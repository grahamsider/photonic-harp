==> flow/design.v <==
module slike_rd(
	reset,
	CLOCK_50,
	max_count,
	countdown,
	fin,
	half
);
	input reset, CLOCK_50;
	input [25:0] max_count;
	input countdown;
	reg [25:0] counter;
	output reg fin;
	output reg half;
	always@(posedge CLOCK_50)
	begin
		if (countdown == 1'b1)
			begin
				if (reset == 1'b1)
					counter <= max_count;
				if (counter < 26'd25000000)  
					half <= 1'b1;
				if (counter < 26'd1)
					fin <= 1'b1;
				else
					counter <= counter - 1'b1;
			end
		else
			begin
				counter <= max_count;
				fin <= 1'b0;
				half <= 1'b0;
			end
	end
endmodule
* Step by step through the tools: slike_rd
What the tools print for slike_rd, step after step.
Lines are those of the file above, counted from 1.
Library cell names are shortened.
The mark n/a stands for no value.
- Top module :: slike_rd
- Clock :: CLOCK_50
- Library :: sky130hd
- Timing corner :: tt_025C_1v80

* Elaborated design
Yosys after proc, flatten, opt, wreduce and memory -nomap, before mapping. Memory bits, and registers merged into a memory's read port (data or address), are not among the register bits. Print and check cells are not counted. Equal cells are merged and count once.
- Muxes and demuxes :: 3
- $lt $le $gt $ge :: 2
- Equality and inequality tests :: 1
- Add/subtract/negate cells :: 1
** Operators by type and width (count)
- 2-to-1 mux 26 bit :: 3
- subtractor 26 x 1 -> 26 bit (second input constant) :: 1
- less-than comparator 26 x 1 -> 1 bit (second input constant) :: 1
- less-than comparator 26 x 25 -> 1 bit (second input constant) :: 1
- != test 3 bit (second input constant) :: 1
- Register bits after elaboration :: 28
- Elaborated cells :: 10
- Bits of input ports :: 29
- Output and inout port bits :: 2

* Depth
Longest topological path by Yosys (ltp), each cell counted once; first at word level (registers and memories cut), then after technology mapping (sequential cells cut; the memories' decode and read muxes count).
- Word-level depth :: 3
- ABC_AREA :: 0
- Gate-level depth with buffers :: 7

* Netlist
Yosys stat after the flow's synthesis: flattened, memories mapped to cells. It holds for the ABC_AREA given above (unset counts as 0); a run with the other value may have another netlist.
The area totals of this step are shown rounded.
** Cells by type
- edfxtp_1 :: count 26, area in all 780.749 um2
- xnor2_1 :: count 14, area in all 122.618 um2
- o21ai_0 :: count 20, area in all 100.096 um2
- nand2_1 :: count 25, area in all 93.84 um2
- nor3_1 :: count 12, area in all 60.058 um2
- xor2_1 :: count 6, area in all 52.55 um2
- or3_1 :: count 8, area in all 50.048 um2
- dfxtp_1 :: count 2, area in all 40.038 um2
- buf_6 :: count 3, area in all 33.782 um2
- nor2_1 :: count 9, area in all 33.782 um2
- nor4_1 :: count 5, area in all 31.28 um2
- a21oi_1 :: count 6, area in all 30.029 um2
- o41ai_4 :: count 1, area in all 27.526 um2
- nor4_4 :: count 1, area in all 21.27 um2
- nand3_1 :: count 4, area in all 20.019 um2
- inv_1 :: count 5, area in all 18.768 um2
- nand4b_1 :: count 2, area in all 17.517 um2
- nand3b_1 :: count 2, area in all 15.014 um2
Not listed: further types 19, cells in them 25.
- Mapped flip-flops :: 28
- Cell area after synthesis :: 1740 um2
- Cells in the netlist :: 176
- Sequential area :: 821 um2

* Worst setup path after synthesis
Source: OpenSTA report_checks on the synthesized netlist (no wires, ideal clock, input and output delay 20% of the period each), path of least setup slack; recovery checks are left aside. Register names are those of the netlist, which keeps one name where synthesis merged equal registers.
- Path type :: reg2reg
- From :: register counter[8]
- To :: register counter[0]
- Delay of the path :: 2495 ps
- Slack :: -155 ps
- Period :: 2340 ps
- Launch time at the first pin :: 0 ps
- Data required time :: 1835 ps
- Driving pins on the path :: 6
- Buffers on the path :: 1
- Library setup time :: 505 ps
- Arrival :: 1990 ps
- Synthesis period reached :: 2495 ps
"delay of the path" = arrival - input delay + setup time.
"driving pins on the path" counts driving pins, that of a launching flip-flop among them; a cell with two outputs on the path counts twice.
"synthesis period reached" = period - worst setup slack (recovery checks aside). The figure is calculated, with input and output delays left at 20% of the set period.
The rows between start and end are the longest chain of elaborated cells between them; the timing report does not say that the signal goes this way. Where chains are equally long, one stands for them.
Each line given opens the expression or statement behind the cell; cells for indexed reads and writes are added by Yosys, which also makes memories of some case tables.
A register here has more assigning lines than the two given.
The path ends at the enable pin of a flip-flop; only ways to that pin are counted.
- Cell sequence :: edfxtp_1 nor4_1 nand4b_1 buf_2 nor3_1 nand3b_1
- Cells in the longest elaborated chain :: 2
** RTL lines, path after synthesis
- start: declaration :: RTL line 12 : reg [25:0] counter;
- start: assignment :: RTL line 20 : counter <= max_count;
- start: assignment :: RTL line 26 : counter <= counter - 1'b1;
- less-than comparator 26 x 1 -> 1 bit :: RTL line 23 : if (counter < 26'd1)
- != test 3 bit
- end: assignment :: RTL line 20
- end: assignment :: RTL line 26
- end: declaration :: RTL line 12

* Path in the finished layout
From the final timing report of stored run 1: the path of least setup slack in the routed layout; clock arrival at registers is part of the times.
The path's times are printed in steps of 10 ps; the period is the one set.
- Path type :: reg2reg
- From :: register counter[6]
- To :: register counter[12]
- Launch time at the first pin :: 290 ps
- Driving pins on the path :: 7
- Slack :: 510 ps
- Buffers on the path :: 2
- Period :: 2840 ps
- Arrival :: 2350 ps
- Library setup time :: 250 ps
- Data required time :: 2870 ps
The rows between start and end are the longest chain of elaborated cells between them; the timing report does not say that the signal goes this way. Where chains are equally long, one stands for them.
A register here has more assigning lines than the two given.
The path ends at the data pin of a flip-flop with enable; ways to the enable are not counted.
- Cell sequence :: edfxtp_1 nor4_1 nand4b_1 buf_4 o41ai_4 buf_4 o21ai_0
- Cells in the longest elaborated chain :: 3
** RTL lines, path post-layout
- start: declaration :: RTL line 12 : reg [25:0] counter;
- start: assignment :: RTL line 20 : counter <= max_count;
- start: assignment :: RTL line 26 : counter <= counter - 1'b1;
- subtractor 26 x 1 -> 26 bit :: RTL line 26
- 2-to-1 mux 26 bit :: RTL line 23 : if (counter < 26'd1)
- 2-to-1 mux 26 bit :: RTL line 17 : if (countdown == 1'b1)
- end: assignment :: RTL line 20
- end: assignment :: RTL line 26
- end: declaration :: RTL line 12

Subject: slike_rd on sky130hd, stored results

Hello all,

Top module slike_rd; platform sky130hd; tools Yosys and OpenROAD; 2 stored runs in no particular order. Input and output delays are each 20% of the period that was set; the output load is 0.01 pF.
"achieved clock period": clock period set for the run, less the worst setup slack. It is reckoned from that one timing run; input and output delays stay at 20% of the period that was set.
By "time of the worst setup path" is meant the share of the clock period that the worst setup path is allowed (20% is reserved at inputs, 20% at outputs), minus its slack. Clock arrival times at its registers enter into it.
"time of the worst setup path" is known to 10 ps.
The measured numbers are rounded.

** Stored run 1
- Settings :: period_ns=2.84; CORE_UTILIZATION=35; PLACE_DENSITY_LB_ADDON=0.1; CORE_ASPECT_RATIO=0.81; CELL_PAD_IN_SITES_GLOBAL_PLACEMENT=3; CELL_PAD_IN_SITES_DETAIL_PLACEMENT=2; GPL_ROUTABILITY_DRIVEN=0; CTS_CLUSTER_SIZE=90; CAP_MARGIN=30; CORE_MARGIN=2; SLEW_MARGIN=20
- Total negative slack on setup checks :: 0 ps
- Smallest hold slack :: 480 ps
- Achieved clock period :: 2,328 ps
- Time of the worst setup path :: 2,330 ps
- Critical path type :: reg2reg
- Setup slack of the worst path :: 512 ps
- Utilization after layout :: 0.443
- Chip area after synthesis (Yosys) :: 1,740 um2
- Total die area :: 5,550 um2

** Stored run 2
- Settings :: period_ns=2.48; CORE_UTILIZATION=68; SETUP_SLACK_MARGIN=0.53; PLACE_DENSITY_LB_ADDON=0.2; CELL_PAD_IN_SITES_GLOBAL_PLACEMENT=2; TNS_END_PERCENT=35; ABC_AREA=1; CTS_CLUSTER_SIZE=78; CTS_CLUSTER_DIAMETER=366; CAP_MARGIN=20; CORE_MARGIN=2; SLEW_MARGIN=20
- Outcome :: unfinished; error FLW-0024 in placement

Thanks
